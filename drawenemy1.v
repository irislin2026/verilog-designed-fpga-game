==> flow/design.v <==
module drawenemy1(
    input clk, reset, space_pressed,
    input [7:0] enemy1_x,            
    input [6:0] enemy1_y,            
    input [2:0] enemy1colour,        
    input drawEnemy1,                
    output reg [2:0] VGA_Colour,      
    output reg doneDrawEnemy1,
	output reg [7:0] xToDraw,
	output reg [6:0] yToDraw
);
   localparam shiftNumberInSquare = 4'b1111;
	localparam shiftNumberInColumn = 4'b0011;
	reg doneDrawRed;
	 reg [3:0] squareCounter;
	always @(posedge clk) begin
		if (!reset || space_pressed) begin
			squareCounter <= 4'd0;
			doneDrawRed <= 1'b0;
            doneDrawEnemy1 <= 1'b0;
		end else if (!drawEnemy1) begin
				doneDrawEnemy1 <= 1'b0;
		end else if (drawEnemy1) begin
			if((doneDrawRed == 1'b0) && (squareCounter == shiftNumberInSquare)) begin
				xToDraw <= (enemy1_x + squareCounter[3:2]) % 160;
				yToDraw <= (enemy1_y + squareCounter[1:0]) % 120;
				squareCounter <= 4'd0;
				VGA_Colour <= enemy1colour;
				doneDrawRed <= 1'b1;
				doneDrawEnemy1 <= 1'b0;
			end else if ((doneDrawRed == 1'b0) && (squareCounter < shiftNumberInSquare)) begin
				squareCounter <= squareCounter + 1;
				xToDraw <= (enemy1_x + squareCounter[3:2]) % 160;
				yToDraw <= (enemy1_y + squareCounter[1:0]) % 120;
				VGA_Colour <= enemy1colour;
				doneDrawRed <= 1'b0;
				doneDrawEnemy1 <= 1'b0;
			end else if((doneDrawRed == 1'b1) && (squareCounter == shiftNumberInColumn)) begin
				xToDraw <= (enemy1_x + 4) % 160;
				yToDraw <= (enemy1_y + squareCounter[1:0]) % 120;
				squareCounter <= 4'd0;
				VGA_Colour <= 3'b000;
				doneDrawRed <= 1'b0;
				doneDrawEnemy1 <= 1'b1;
			end else if((doneDrawRed == 1'b1) && (squareCounter < shiftNumberInColumn)) begin
				xToDraw <= (enemy1_x + 4) % 160;
				yToDraw <= (enemy1_y + squareCounter[1:0]) % 120;
				squareCounter <= squareCounter + 1;
				VGA_Colour <= 3'b000;
				doneDrawRed <= 1'b1;
				doneDrawEnemy1 <= 1'b0;
			end
		end
	end
endmodule
# [From RTL to reports: drawenemy1]
# Tool output for the design above, in the order of the flow.
# Line numbers count from 1 in the design file above.
# Operators: Yosys type, input widths -> output width; for muxes data width and select width s.
# Cell names lack the library's common part.
# Not given: -
[inputs] design="drawenemy1" clock="clk" lib="sky130hd" pvt_corner="tt_025C_1v80"

# [Word level]
# Source: Yosys, flattened and elaborated, memories not mapped. Widths are those after wreduce. Registers that Yosys merges into a memory's read port (data or address) are not register bits. Print and check cells do not count. Equal cells are merged and count once.
[op_classes] muxes=22 addsub=4 compare=2 eq_ne=2 reduce_and_logical=11 div_mod_pow=3 n_logic=3
[op_table] op="$mod 32x8->32 const B" n=2
[op_table] op="$mod 32x7->32 const B" n=1
[op_table] op="$mux 8" n=4
[op_table] op="$mux 7" n=4
[op_table] op="$mux 4" n=4
[op_table] op="$mux 3" n=4
[op_table] op="$add 8x2->9" n=1
[op_table] op="$add 8x3->9 const B" n=1
[op_table] op="$add 7x2->8" n=1
[op_table] op="$mux 1" n=6
[op_table] op="$logic_and 1x1->1" n=4
[op_table] op="$add 4x1->4 const B" n=1
[op_table] op="$lt 4x2->1 const B" n=1
[op_table] op="$eq 4x2->1 const B" n=1
[op_table] op="$lt 4x4->1 const B" n=1
[op_table] op="$eq 4x4->1 const B" n=1
[op_table] op="$reduce_bool 4->1" n=1
[op_table] op="$reduce_or 4->1" n=1
[op_table] op="$not 1->1" n=3
[op_table] op="$reduce_and 3->1" n=1
[op_table] op="$reduce_and 2->1" n=1
[op_table] op="$reduce_bool 2->1" n=1
[op_table] op="$logic_or 1x1->1" n=1
[op_table] op="$logic_not 1->1" n=1
[word_totals] elab_cells=53 ff_bits=24 inputBits=22

# [Logic depth]
# Depth = most cells in a row (Yosys ltp): at word level without a register or memory, in the mapped netlist without a sequential cell, where the memories' decode and read muxes count.
[logic_depth] ltp_word=6 ABC_AREA=1 depth_mapped=16 ltp_nobuf=16

# [After synthesis]
# Source: synth_stat.txt of the flow (Yosys; design flattened, memories mapped). It holds for the ABC_AREA given above (unset counts as 0); a run with the other value may have another netlist.
# Totals and module areas in this step are rounded.
[types] cell="edfxtp_1" n=18 area_total_um2=540.518
[types] cell="nand2_1" n=40 area_total_um2=150.144
[types] cell="dfxtp_1" n=6 area_total_um2=120.115
[types] cell="inv_1" n=26 area_total_um2=97.594
[types] cell="ha_1" n=7 area_total_um2=87.584
[types] cell="nand3_1" n=16 area_total_um2=80.077
[types] cell="nor2_1" n=14 area_total_um2=52.55
[types] cell="xnor2_1" n=5 area_total_um2=43.792
[types] cell="a21oi_1" n=8 area_total_um2=40.038
[types] cell="fa_1" n=2 area_total_um2=40.038
[types] cell="nand4_1" n=5 area_total_um2=31.28
[types] cell="nand3_2" n=3 area_total_um2=30.029
[types] cell="xor2_1" n=3 area_total_um2=26.275
[types] cell="nand2_2" n=4 area_total_um2=25.024
[types] cell="a21oi_4" n=1 area_total_um2=16.266
[types] cell="nor3_4" n=1 area_total_um2=16.266
[types] cell="a211oi_1" n=2 area_total_um2=15.014
[types] cell="o21ai_0" n=3 area_total_um2=15.014
# Other cell types: 7; their cells: 8.
[synth_totals] yosys_area_um2=1500 seq_area_um2=660 flip_flops=24 mapped_cells=172

# [Worst setup path after synthesis]
# Source: OpenSTA report_checks on the synthesized netlist (no wires, ideal clock, input and output delay 20% of the period each), path of least setup slack; recovery checks are left aside. Register names are those of the netlist, which keeps one name where synthesis merged equal registers.
[synth_path] path_kind="input-to-reg" startpoint="input enemy1_x[0]" endpoint="register xToDraw[5]" arrival_time_ps=2288 clock_period_ps=2860 launch_ps=572 path_buffers=0 path_slack_ps=319 input_delay_ps=572 stages=14 required_ps=2608 delay_ps=1968 synth_period_reached_ps=2541
# "delay_ps" is the arrival time less input delay plus setup time.
# "stages": output pins that drive a net of the path, with the launching flip-flop's if there is one; two outputs of one cell count as two.
# "synth_period_reached_ps" = period - worst setup slack (recovery checks aside). The figure is calculated, with input and output delays left at 20% of the set period.
# The rows between start and end are the longest chain of elaborated cells between them; the timing report does not say that the signal goes this way. Where chains are equally long, one stands for them.
# Each line given opens the expression or statement behind the cell; cells for indexed reads and writes are added by Yosys, which also makes memories of some case tables.
# A register here has more assigning lines than the two given.
[synth_via] path_cell_list="ha_1 > inv_1 > fa_1 > a21oi_4 > nand4_1 > nand2_1 > nand3_1 > ha_1 > nor2_1 > nand2_1 > nand2_1 > nand2_1 > nand2_1 > nand2_1" elab_chain_cells=6 cone_cells=8
[synth_rtl] element="start, declared" line_no=3 text="input [7:0] enemy1_x,"
[synth_rtl] element="$add 8x3->9" line_no=46 text="xToDraw <= (enemy1_x + 4) % 160;"
[synth_rtl] element="$mod 32x8->32" line_no=46
[synth_rtl] element="$mux 8" line_no=45 text="end else if((doneDrawRed == 1'b1) && (squareCounter < shiftNumberInColumn)) begin"
[synth_rtl] element="$mux 8" line_no=38 text="end else if((doneDrawRed == 1'b1) && (squareCounter == shiftNumberInColumn)) begin"
[synth_rtl] element="$mux 8" line_no=31 text="end else if ((doneDrawRed == 1'b0) && (squareCounter < shiftNumberInSquare)) begin"
[synth_rtl] element="$mux 8" line_no=24 text="if((doneDrawRed == 1'b0) && (squareCounter == shiftNumberInSquare)) begin"
[synth_rtl] element="end, assigned" line_no=25 text="xToDraw <= (enemy1_x + squareCounter[3:2]) % 160;"
[synth_rtl] element="end, assigned" line_no=33 text="xToDraw <= (enemy1_x + squareCounter[3:2]) % 160;"
[synth_rtl] element="end, declared" line_no=9 text="output reg [7:0] xToDraw,"

# [Worst path after layout]
# From the final timing report of record 1: the path of least setup slack in the routed layout; clock arrival at registers is part of the times.
# The report prints the path's times to 10 ps; the period is as set.
[layout_path] path_kind="input-to-reg" startpoint="input enemy1_x[0]" endpoint="register xToDraw[5]" input_delay_ps=720 clock_period_ps=3610 path_slack_ps=460 arrival_time_ps=3240 launch_ps=720 required_ps=3700 stages=15 path_buffers=1
# The rows between start and end are the longest chain of elaborated cells between them; the timing report does not say that the signal goes this way. Where chains are equally long, one stands for them.
# A register here has more assigning lines than the two given.
[layout_via] path_cell_list="clkdlybuf4s50_1 > ha_1 > inv_1 > fa_1 > a21oi_4 > nand4_1 > nand2_1 > nand3_1 > ha_1 > nor2_1 > nand2_1 > nand2_1 > nand2_1 > nand2_1 > nand2_1" elab_chain_cells=6 cone_cells=8
[layout_rtl] element="start, declared" line_no=3 text="input [7:0] enemy1_x,"
[layout_rtl] element="$add 8x3->9" line_no=46 text="xToDraw <= (enemy1_x + 4) % 160;"
[layout_rtl] element="$mod 32x8->32" line_no=46
[layout_rtl] element="$mux 8" line_no=45 text="end else if((doneDrawRed == 1'b1) && (squareCounter < shiftNumberInColumn)) begin"
[layout_rtl] element="$mux 8" line_no=38 text="end else if((doneDrawRed == 1'b1) && (squareCounter == shiftNumberInColumn)) begin"
[layout_rtl] element="$mux 8" line_no=31 text="end else if ((doneDrawRed == 1'b0) && (squareCounter < shiftNumberInSquare)) begin"
[layout_rtl] element="$mux 8" line_no=24 text="if((doneDrawRed == 1'b0) && (squareCounter == shiftNumberInSquare)) begin"
[layout_rtl] element="end, assigned" line_no=25 text="xToDraw <= (enemy1_x + squareCounter[3:2]) % 160;"
[layout_rtl] element="end, assigned" line_no=33 text="xToDraw <= (enemy1_x + squareCounter[3:2]) % 160;"
[layout_rtl] element="end, declared" line_no=9 text="output reg [7:0] xToDraw,"

# Top module drawenemy1; platform sky130hd; tools Yosys and OpenROAD; 2 stored runs in no particular order. Input and output delays are each 20% of the period that was set; the output load is 0.01 pF.
# By "period_less_ws_ps" is meant the clock period of the run minus its worst setup slack. This is arithmetic on one report: input and output delays are still those of the set period (20% each).
# By "critical_path_time_ps" is meant the share of the clock period that the worst setup path is allowed (20% is reserved at inputs, 20% at outputs), minus its slack. Clock arrival times at its registers enter into it.
# By "power_total_mw" is meant OpenSTA's value without simulated activity: inputs other than the clock are taken to toggle once in ten clock periods, and the tool carries that through the logic.
# "critical_path_time_ps" is known to 10 ps.
# The measured numbers are rounded.
run="record 1" settings period_ns=3.61 CORE_UTILIZATION=59 SETUP_SLACK_MARGIN=0.33 PLACE_DENSITY_LB_ADDON=0.28 ABC_AREA=1 CTS_CLUSTER_SIZE=35 CAP_MARGIN=20 CORE_MARGIN=2 SLEW_MARGIN=20
run="record 1" results post_synth_area_um2=1500 setup_tns_ps=0 critical_path_time_ps=2430 timing.worst_path_kind="input-to-reg" power_total_mw=0.60 hold_worst_slack_ps=490 period_less_ws_ps=3152 post_route_stdcell_area_um2=2000 layout_utilization_frac=0.81 ws_setup_ps=460 die_footprint_um2=2900
run="record 2" settings period_ns=4.31 CORE_UTILIZATION=71 SETUP_SLACK_MARGIN=0.9 PLACE_DENSITY=0.72 CELL_PAD_IN_SITES_DETAIL_PLACEMENT=0 GPL_ROUTABILITY_DRIVEN=1 CTS_CLUSTER_DIAMETER=302 SLEW_MARGIN=20 MIN_ROUTING_LAYER="met1" CAP_MARGIN=20 CORE_MARGIN=2
run="record 2" outcome="did not finish, placement stopped with GPL-0301"
